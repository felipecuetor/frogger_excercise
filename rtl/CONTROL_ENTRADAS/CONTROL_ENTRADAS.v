==> flow/design.v <==
module CONTROL_ENTRADAS(
	CLOCK_50,
	B_Left,
	B_Right,
	B_Up,
	B_Down,
	B_Start,
	B_RESET,
	LEFT,
	RIGHT,
	UP,
	DOWN,
	START,
	RESET
);
input 	CLOCK_50;
input    B_RESET;
input		B_Left;
input 	B_Right;
input		B_Up;
input		B_Down;
input    B_Start;
output	wire LEFT;
output	wire RIGHT;
output	wire UP;
output	wire DOWN;
output	wire START;
output	wire RESET;
wire  Left_w;
wire	Right_w;
wire	Up_w;
wire	Down_w;
wire	Start_w;
wire	RESET_W;
DeBounce DeBounce_1 (
	.D_CLOCK_50(CLOCK_50),
	.D_Reset(RESET_W),
	.D_Button_In(~B_Left),
	.D_Button_Out(Left_w)
);
DeBounce DeBounce_2 (
	.D_CLOCK_50(CLOCK_50),
	.D_Reset(RESET_W),
	.D_Button_In(~B_Right),
	.D_Button_Out(Right_w)
);
DeBounce DeBounce_3 (
	.D_CLOCK_50(CLOCK_50),
	.D_Reset(RESET_W),
	.D_Button_In(~B_Up),
	.D_Button_Out(Up_w)
);
DeBounce DeBounce_4 (
	.D_CLOCK_50(CLOCK_50),
	.D_Reset(RESET_W),
	.D_Button_In(~B_Down),
	.D_Button_Out(Down_w)
);
DeBounce DeBounce_5 (
	.D_CLOCK_50(CLOCK_50),
	.D_Reset(RESET_W),
	.D_Button_In(B_Start),
	.D_Button_Out(Start_w)
);
FILTRO FILTRO_0(
	.F_CLOCK_50(CLOCK_50),
	.F_RESET(RESET_W),
	.F_OUT(LEFT),
	.F_IN(Left_w)
);	
FILTRO FILTRO_1(
	.F_CLOCK_50(CLOCK_50),
	.F_RESET(RESET_W),
	.F_OUT(RIGHT),
	.F_IN(Right_w)
);
FILTRO FILTRO_2(
	.F_CLOCK_50(CLOCK_50),
	.F_RESET(RESET_W),
	.F_OUT(UP),
	.F_IN(Up_w)
);
FILTRO FILTRO_3(
	.F_CLOCK_50(CLOCK_50),
	.F_RESET(RESET_W),
	.F_OUT(DOWN),
	.F_IN(Down_w)
);
FILTRO FILTRO_4(
	.F_CLOCK_50(CLOCK_50),
	.F_RESET(RESET_W),
	.F_OUT(START),
	.F_IN(Start_w)
);
DeBounce DeBounce_0 (
	.D_CLOCK_50(CLOCK_50),
	.D_Reset(1'b0),
	.D_Button_In(~B_RESET),
	.D_Button_Out(RESET_W)
);
assign RESET= RESET_W;
endmodule
module  DeBounce
	(
		D_CLOCK_50, 
		D_Reset,
		D_Button_In,
		D_Button_Out
	);
	input 		D_CLOCK_50;
	input			D_Reset; 
	input			D_Button_In;			
	output reg 	D_Button_Out;		
	parameter N = 11 ;		 
	reg  [N-1 : 0]	q_reg;							 
	reg  [N-1 : 0]	q_next;
	reg DFF1, DFF2;									 
	wire q_add;											 
	wire q_reset;
	assign 	q_reset = (DFF1  ^ DFF2);		 
	assign  	q_add = ~(q_reg[N-1]);			 
	always @ ( q_reset, q_add, q_reg)
		begin
			case( {q_reset , q_add})
				2'b00 : q_next <= q_reg;						
				2'b01 : q_next <= q_reg + 1;
				default : q_next <= { N {1'b0} };
			endcase 	
		end
	always @ ( posedge D_CLOCK_50 )
		begin
			if(D_Reset ==  1'b1)
				begin
					DFF1 <= 1'b0;
					DFF2 <= 1'b0;
					q_reg <= { N {1'b0} };
				end
			else
				begin
					DFF1 <= D_Button_In;
					DFF2 <= DFF1;
					q_reg <= q_next;
				end
		end
	always @ ( posedge D_CLOCK_50 )
		begin
			if(q_reg[N-1] == 1'b1)
					D_Button_Out <= DFF2;
			else
					D_Button_Out <= D_Button_Out;
		end
	endmodule
module FILTRO (
	F_CLOCK_50,
	F_RESET,
	F_OUT,
	F_IN
);
	parameter St_Init   = 2'b00;
	parameter St_Wait	  = 2'b01;
	parameter St_Count1 = 2'b10;
	parameter St_Count2 = 2'b11;
	input			F_CLOCK_50;
	input			F_RESET;
	input 		F_IN;
	output reg	F_OUT;
reg [1:0] St_Register;
reg [1:0] St_Signal;
	always @(*)
	case (St_Register)
		St_Init: 	St_Signal = St_Wait;
		St_Wait: if (F_IN == 1'b1)
							St_Signal = St_Count1;
					  else St_Signal = St_Wait;  
		St_Count1: 	St_Signal = St_Count2;
		St_Count2: if (F_IN == 1'b0) 
							St_Signal = St_Wait;
					  else St_Signal = St_Count2;  
	default : St_Signal =  St_Init;
	endcase
	always @ ( posedge F_CLOCK_50 , posedge F_RESET)
		if (F_RESET==1)
			St_Register <= St_Init;
		else
			St_Register <= St_Signal;
	always @ (*)
		case (St_Register)
			St_Init   :  F_OUT = 1'b0;    
			St_Wait   :  F_OUT = 1'b0;    
			St_Count1 :  F_OUT = 1'b1;    
			St_Count2 :  F_OUT = 1'b0;    
			default:  F_OUT = 1'b0; 
		endcase
endmodule
# --- Reports on CONTROL_ENTRADAS ---
# What the tools print for CONTROL_ENTRADAS, step after step.
# Line numbers count from 1 in the design file above.
inputs:
  top_module: "CONTROL_ENTRADAS"
  clock_port: "CLOCK_50"
  lib: "sky130hd"
  lib_corner: "tt_025C_1v80"

# --- Word-level counts ---
# Yosys after proc, flatten, opt, wreduce and memory -nomap, before mapping. Memory bits, and registers merged into a memory's read port (data or address), are not among the register bits. Print and check cells are not counted. Equal cells are merged and count once.
op_classes:
  addsub: 6
  n_eq: 21
  muxes: 26
  n_logic: 17
  reduce_and_logical: 16
ops:
  columns: ["cell", "n"]
  rows:
  - ["11-bit case mux with 2-bit select", 6]
  - ["11-bit by 1-bit adder with 11-bit output (second input constant)", 6]
  - ["2-bit case mux with 4-bit select", 5]
  - ["2-bit by 1-bit == test with 1-bit output (second input constant)", 11]
  - ["2-bit zero test", 11]
  - ["2-bit == test (second input constant)", 10]
  - ["2-bit two-way mux", 10]
  - ["3-bit OR reduction", 5]
  - ["1-bit inverter", 11]
  - ["1-bit case mux with 2-bit select", 5]
  - ["1-bit bitwise XOR", 6]
word_totals:
  regBits: 94
  wordCells: 115

# --- Logic depth ---
# Depth = most cells in a row (Yosys ltp): at word level without a register or memory, in the mapped netlist without a sequential cell, where the memories' decode and read muxes count.
logic_depth:
  ltp_word: 3
  abc_area: 0
  ltp_mapped: 4

# --- Mapped cells and area ---
# Source: synth_stat.txt of the flow (Yosys; design flattened, memories mapped). It holds for the ABC_AREA given above (unset counts as 0); a run with the other value may have another netlist.
# Totals and module areas in this step are rounded.
synth_totals:
  mapped_cells: 394
  mapped_area_mm2: 0.004118
  flip_flops: 100
by_type:
  columns: ["cell", "n", "area_total_um2"]
  rows:
  - ["sky130_fd_sc_hd__dfxtp_1", 67, 1.34E+03]
  - ["sky130_fd_sc_hd__edfxtp_1", 17, 510.49]
  - ["sky130_fd_sc_hd__dfrtp_1", 15, 375.36]
  - ["sky130_fd_sc_hd__a21oi_1", 34, 170.163]
  - ["sky130_fd_sc_hd__xor2_1", 17, 148.893]
  - ["sky130_fd_sc_hd__nor2_1", 32, 120.115]
  - ["sky130_fd_sc_hd__or3_1", 17, 106.352]
  - ["sky130_fd_sc_hd__mux2i_1", 9, 90.086]
  - ["sky130_fd_sc_hd__o31ai_1", 12, 90.086]
  - ["sky130_fd_sc_hd__or4_1", 12, 90.086]
  - ["sky130_fd_sc_hd__xnor2_1", 10, 87.584]
  - ["sky130_fd_sc_hd__nand4b_1", 9, 78.826]
  - ["sky130_fd_sc_hd__ha_1", 6, 75.072]
  - ["sky130_fd_sc_hd__nand2_1", 20, 75.072]
  - ["sky130_fd_sc_hd__nand3_1", 14, 70.067]
  - ["sky130_fd_sc_hd__o21ai_0", 14, 70.067]
  - ["sky130_fd_sc_hd__nand3b_1", 9, 67.565]
  - ["sky130_fd_sc_hd__nand4_1", 10, 62.56]
# Not listed: further types 20, cells in them 70.
# The figures by module come from a second, unflattened synthesis with its own total; it is not the netlist above.
hier_totals:
  cells_unflattened: 415
  hier_area_mm2: 0.004289
# Rows give one instance, submodules left out.
modules:
  columns: ["module", "instances", "cells", "mod_area_mm2", "seq_area_mm2"]
  rows:
  - ["DeBounce", 6, 59, 0.0005943, 0.0002903]
  - ["FILTRO", 5, 11, 0.0001401, 0.0001013]
  - ["CONTROL_ENTRADAS", 1, 6, 0.0000225, 0]

# --- Path before layout ---
# OpenSTA on the mapped netlist: ideal clock, no wires. The path of least setup slack (recovery checks aside). Input and output delay are each 20% of the period. Register names are those of the netlist, which keeps one name where synthesis merged equal registers.
synth_path:
  path_kind: "register -> register"
  start: "register DeBounce_0.D_Button_Out"
  end: "register DeBounce_4.q_reg[10]"
  period_ns: 1.96
  setup_time_ns: 0.077
  t_arrival_ns: 1.777
  required_time_ns: 1.883
  slack_ns: 0.106
  delay_ns: 1.854
  stages: 5
  period_less_setup_slack_ns: 1.854
# "delay_ns" is the arrival time less input delay plus setup time.
# "stages" counts driving pins, that of a launching flip-flop among them; a cell with two outputs on the path counts twice.
# "period_less_setup_slack_ns" = period - worst setup slack (recovery checks aside). The figure is calculated, with input and output delays left at 20% of the set period.
synth_between:
  path_cell_list: "sky130_fd_sc_hd__edfxtp_1 > sky130_fd_sc_hd__inv_1 > sky130_fd_sc_hd__clkbuf_1 > sky130_fd_sc_hd__nand2_1 > sky130_fd_sc_hd__a21oi_1"
synth_rtl:
  columns: ["item", "line", "text"]
  rows:
  - ["from (decl)", 113, "output reg D_Button_Out;"]
  - ["from (assign)", 148, "D_Button_Out <= DFF2;"]
  - ["from (assign)", 150, "D_Button_Out <= D_Button_Out;"]
  - ["to (assign)", 136, "q_reg <= { N {1'b0} };"]
  - ["to (assign)", 142, "q_reg <= q_next;"]
  - ["to (decl)", 115, "reg [N-1 : 0] q_reg;"]
# Chain of elaborated cells between the ends: none given.

# --- Path in the finished layout ---
# From the final timing report of flow run 1: the path of least setup slack in the routed layout; clock arrival at registers is part of the times.
layout_path:
  path_kind: "register -> output"
  start: "register (name not given)"
  end: "output port RIGHT"
  period_ns: 2.64
  out_delay_ns: 0.53
  t_arrival_ns: 1.47
  required_time_ns: 2.11
  slack_ns: 0.64
  stages: 3
layout_between:
  path_cell_list: "sky130_fd_sc_hd__dfstp_2 > sky130_fd_sc_hd__nor3_2 > sky130_fd_sc_hd__clkdlybuf4s50_1"
layout_rtl:
  columns: ["item", "line", "text"]
  rows:
  - ["to (decl)", 24, "output wire RIGHT;"]
# Chain of elaborated cells between the ends: none given.

# Flow runs of CONTROL_ENTRADAS

Settings and measured results of 2 stored flow runs for module CONTROL_ENTRADAS (sky130hd), not sorted in any way. The constraints put input and output delay at 20% of the set period each and load the outputs with 0.01 pF.
"achieved_period_ns": clock period set for the run, less the worst setup slack. It is reckoned from that one timing run; input and output delays stay at 20% of the period that was set.
"critical_path_time_ns" means the part of the period allowed to the worst setup path (the constraints hold back 20% at inputs and 20% at outputs) less its slack; where the path has registers, the arrival times of their clocks count too.
By "power.total_uw" is meant OpenSTA's value without simulated activity: inputs other than the clock are taken to toggle once in ten clock periods, and the tool carries that through the logic.
Results are given in rounded form.

--- flow run 1 ---
==> flow/run.sh <==
#!/bin/bash
# the make line also repeats the synthesis and layout settings of config.mk as NAME=value (left out here)
make -C /OpenROAD-flow-scripts/flow DESIGN_CONFIG=/design/flow/config.mk WORK_HOME=/design/flow/orfs CLKGATE_MAP_FILE= finish
==> flow/config.mk <==
export PLATFORM = sky130hd
export DESIGN_NAME = CONTROL_ENTRADAS
export DESIGN_NICKNAME = CONTROL_ENTRADAS
export VERILOG_FILES = /design/flow/design.v
export SDC_FILE = /design/flow/constraint.sdc
export NUM_CORES = 4
export LEC_CHECK = 0
export CAP_MARGIN = 5
export CORE_ASPECT_RATIO = 1.95
export CORE_MARGIN = 4
export CORE_UTILIZATION = 53
export CTS_CLUSTER_DIAMETER = 217
export CTS_CLUSTER_SIZE = 19
export GPL_ROUTABILITY_DRIVEN = 0
export MIN_ROUTING_LAYER = met1
export SETUP_SLACK_MARGIN = 0.67
export SLEW_MARGIN = 20
export TNS_END_PERCENT = 65
==> flow/constraint.sdc <==
create_clock -name core_clock -period 2.64 [get_ports {CLOCK_50}]
set_input_delay 0.5280 -clock core_clock [delete_from_list [all_inputs] [get_ports {CLOCK_50}]]
set_output_delay 0.5280 -clock core_clock [all_outputs]
set_load 0.01 [all_outputs]

==> results, as YAML <==
results:
  achieved_period_ns: 1.995
  synthesis_area_mm2: 0.004118
  critical_path_time_ns: 1.47
  path_kind: "register -> output"
  die_footprint_mm2: 0.009323
  stdcell_area_mm2: 0.004642
  final_hold_ws_ns: 0.363
  power.total_uw: 3039
  util_frac: 0.62
  worst_setup_slack_ns: 0.645
  total_negative_slack_ns: 0.000

--- flow run 2 ---
==> flow/run.sh <==
#!/bin/bash
# the make line also repeats the synthesis and layout settings of config.mk as NAME=value (left out here)
make -C /OpenROAD-flow-scripts/flow DESIGN_CONFIG=/design/flow/config.mk WORK_HOME=/design/flow/orfs CLKGATE_MAP_FILE= finish
==> flow/config.mk <==
export PLATFORM = sky130hd
export DESIGN_NAME = CONTROL_ENTRADAS
export DESIGN_NICKNAME = CONTROL_ENTRADAS
export VERILOG_FILES = /design/flow/design.v
export SDC_FILE = /design/flow/constraint.sdc
export NUM_CORES = 4
export LEC_CHECK = 0
export ABC_AREA = 1
export CAP_MARGIN = 20
export CORE_MARGIN = 2
export CORE_UTILIZATION = 64
export CTS_CLUSTER_DIAMETER = 42
export GPL_ROUTABILITY_DRIVEN = 0
export PLACE_DENSITY = 0.46
export SETUP_SLACK_MARGIN = 0.28
export SLEW_MARGIN = 20
==> flow/constraint.sdc <==
create_clock -name core_clock -period 1.45 [get_ports {CLOCK_50}]
set_input_delay 0.2900 -clock core_clock [delete_from_list [all_inputs] [get_ports {CLOCK_50}]]
set_output_delay 0.2900 -clock core_clock [all_outputs]
set_load 0.01 [all_outputs]

==> results, as YAML <==
results:
  achieved_period_ns: 1.480
  synthesis_area_mm2: 0.004229
  critical_path_time_ns: 1.19
  path_kind: "register -> output"
  die_footprint_mm2: 0.007274
  stdcell_area_mm2: 0.005707
  final_hold_ws_ns: 0.403
  power.total_uw: 4932
  util_frac: 0.894
  worst_setup_slack_ns: -0.030
  total_negative_slack_ns: -0.119
